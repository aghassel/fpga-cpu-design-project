==> flow/design.v <==
module mux2to1(data_1, data_2, out, select);
	input wire [31:0] data_1, data_2;
	input wire select;
	output reg [31:0]out;
	always@(*)begin
		if (select)
			out <= data_2;
		else
			out <= data_1;
	end
endmodule
module MD_reg32(
    input clr, clk, read, MDRin,
    input [31:0] BusMuxOut, Mdatain,
    output [31:0] Q
);
    wire [31:0] D;
	 mux2to1 MDMux(
        .data_1(BusMuxOut),
        .data_2(Mdatain),
        .select(read),
        .out(D)
	);
	reg32bit MDR(
		.clr(clr),
		.clk(clk),
		.enable(MDRin),
		.D(D),
		.Q(Q)
	);
endmodule
module reg32bit #(parameter qInitial = 0)(clr, clk, enable, D, Q);
	input wire clr, clk, enable;
	input wire [31:0]D;
	output reg [31:0]Q;
	initial Q = qInitial;
	always @(posedge clk) begin
		if (clr)  
			Q <= 0;
		else if (enable)  
			Q <= D;
	end
endmodule
Tool chain data of MD_reg32
The steps from the RTL of MD_reg32 to its reports follow in flow order. Line numbers count from 1 in the design file above. Operators carry their Yosys type and port widths (W data, S select, Z words). Cell names lack the library's common part. Not given: n/a

Top module: MD_reg32. Clock: clk. Standard-cell library: sky130hd. Corner: tt_025C_1v80.

Elaborated design
Source: Yosys, flattened and elaborated, memories not mapped. Widths are those after wreduce; folded enables and synchronous resets count as part of the registers. Registers that Yosys merges into a memory's read port (data or address) are not register bits. Print and check cells do not count. Equal cells are merged and count once.

Mux-type cells: 1.

Operator list (number): $mux W32 (1).

The entry for cells after elaboration reads 2. The figure for register bits after elaboration is 32. Output and inout bits: 32. Under input bits stands 68.

Logic depth
Depth = most cells in a row (Yosys ltp): at word level without a register or memory, in the mapped netlist without a sequential cell, where the memories' decode and read muxes count.

The entry for depth after elaboration reads 1. Under ABC_AREA stands 0. The figure for depth in mapped cells is 4. For gate-level depth less buffers the number is 2.

Synthesis result
The flow's flattened synthesis, as Yosys stat reports it; memories are mapped. The netlist is that of the ABC_AREA named above (0 if unset); the other value can give another one.

Cell types: dfxtp_1 (number 32, area in all 640.614 sq um); mux2i_1 (number 32, area in all 320.307 sq um); a211oi_1 (number 32, area in all 240.23 sq um); nor2_1 (number 32, area in all 120.115 sq um); buf_12 (number 3, area in all 60.058 sq um); clkbuf_1 (number 6, area in all 22.522 sq um); buf_2 (number 3, area in all 15.014 sq um); buf_6 (number 1, area in all 11.261 sq um); buf_4 (number 1, area in all 7.507 sq um).

Under sequential area stands 640.6 sq um. Buffers: 14. The figure for cell count is 142. Cell area after synthesis: 1437.6 sq um. The entry for mapped flip-flops reads 32.

By module: a second synthesis without flattening, with its own total; a netlist apart from the flattened one above.

Cells (unflattened synthesis): 139. Area (unflattened synthesis): 1707.9 sq um.

Rows give one instance, submodules left out.

By module: reg32bit (instances 1, cells 103, area 1163.6 sq um); mux2to1 (instances 1, cells 36, area 544.3 sq um); MD_reg32 (instances 1, cells 0, area 0.0 sq um).

Worst setup path after synthesis
OpenSTA on the mapped netlist: ideal clock, no wires. The path of least setup slack (recovery checks aside). Input and output delay are each 20% of the period. Register names are those of the netlist, which keeps one name where synthesis merged equal registers.

Kind: input to register. Start: in read. End: reg MDR.Q[0]. The entry for driving pins on the path reads 4. The entry for path delay reads 649 ps. The figure for required time is 1414 ps. For slack the number is 551 ps. Arrival time: 863 ps. Under setup time stands 86 ps. The figure for period is 1500 ps. For time at the first pin the number is 300 ps. Period reached after synthesis: 949 ps.

"path delay" = arrival - input delay + setup time. "driving pins on the path": output pins that drive a net of the path, with the launching flip-flop's if there is one; two outputs of one cell count as two. "period reached after synthesis" is the clock period less the worst setup slack; recovery checks do not enter. This is arithmetic on one report: input and output delays are still those of the set period (20% each). The rows between start and end are the longest chain of elaborated cells between them; the timing report does not say that the signal goes this way. Where chains are equally long, one stands for them. A line is the first line of the expression or statement that the cell stems from. Yosys adds cells for indexed reads and writes and turns some case tables into memories.

Cells stage by stage: buf_6 -> buf_12 -> mux2i_1 -> a211oi_1. The figure for length of the longest elaborated chain is 1.

Ends and longest elaborated chain, post-synthesis: start: declaration (RTL line 13) `input clr, clk, read, MDRin,`; $mux W32 (RTL line 6) `if (select)`; end: assignment (RTL line 39) `Q <= 0;`; end: assignment (RTL line 41) `Q <= D;`; end: declaration (RTL line 35) `output reg [31:0]Q;`.

Path in the finished layout
Path of least setup slack in the final report of job 1 (OpenROAD, finished layout, wires in). Where an end is a register, its clock arrival counts in the times. The report prints the path's times to 10 ps; the period is as set.

Kind: register to output. Start: reg MDR.Q[28]. End: out Q[28]. For time at the first pin the number is 270 ps. Arrival time: 890 ps. The figure for required time is 1240 ps. The figure for period is 1550 ps. For slack the number is 350 ps. The figure for output delay is 310 ps. The entry for driving pins on the path reads 2.

Cells stage by stage: dfxtp_1 -> dlygate4sd2_1. The figure for length of the longest elaborated chain is 0.

Ends and longest elaborated chain, post-layout: start: declaration (RTL line 35) `output reg [31:0]Q;`; start: assignment (RTL line 39) `Q <= 0;`; start: assignment (RTL line 41) `Q <= D;`; end: declaration (RTL line 15) `output [31:0] Q`.

Hand-over note for MD_reg32

Top module MD_reg32; platform sky130hd; tools Yosys and OpenROAD; 2 stored runs in no particular order. Input and output delays are each 20% of the period that was set; the output load is 0.01 pF. "achieved period" means the clock period less the worst setup slack. The figure is calculated, with input and output delays left at 20% of the set period. "worst setup path time": the worst setup path's part of the clock period (all of it between registers, 20% less for each end at a port) less its slack. A launch clock that arrives late makes it longer, a capture clock that arrives late makes it shorter. By "power consumption" is meant OpenSTA's value without simulated activity: inputs other than the clock are taken to toggle once in ten clock periods, and the tool carries that through the logic. "worst setup path time" is known to 10 ps.

Job 1 has these settings: period_ns 1.55; CORE_UTILIZATION 39; SETUP_SLACK_MARGIN 0.13; PLACE_DENSITY_LB_ADDON 0.26; GPL_TIMING_DRIVEN 1; CTS_CLUSTER_SIZE 44; MAX_ROUTING_LAYER met5; CAP_MARGIN 20; CORE_MARGIN 2; SLEW_MARGIN 20. The measured final worst hold slack is 480 ps. The achieved period comes to 1201 ps. For the worst setup path time the run shows 890 ps. Type of the worst setup path: register to output. For the chip area after synthesis (Yosys) the run shows 1437.6 sq um. The setup slack of the critical path reads 349 ps. The measured overall die area is 4188.0 sq um. For the utilization the run shows 68.0%. The power consumption reads 1.924 mW. The setup TNS reads 0 ps. The standard-cell area after layout comes to 2451.1 sq um.

Job 2 has these settings: period_ns 0.896; CORE_UTILIZATION 39; SETUP_SLACK_MARGIN -0.04; PLACE_DENSITY_LB_ADDON 0.08; CORE_ASPECT_RATIO 0.7; CORE_MARGIN 4; CELL_PAD_IN_SITES_GLOBAL_PLACEMENT 2; CELL_PAD_IN_SITES_DETAIL_PLACEMENT 2; MIN_ROUTING_LAYER met1; CAP_MARGIN 20; SLEW_MARGIN 20. Outcome: unfinished; error FLW-0024 in placement.

End of note.
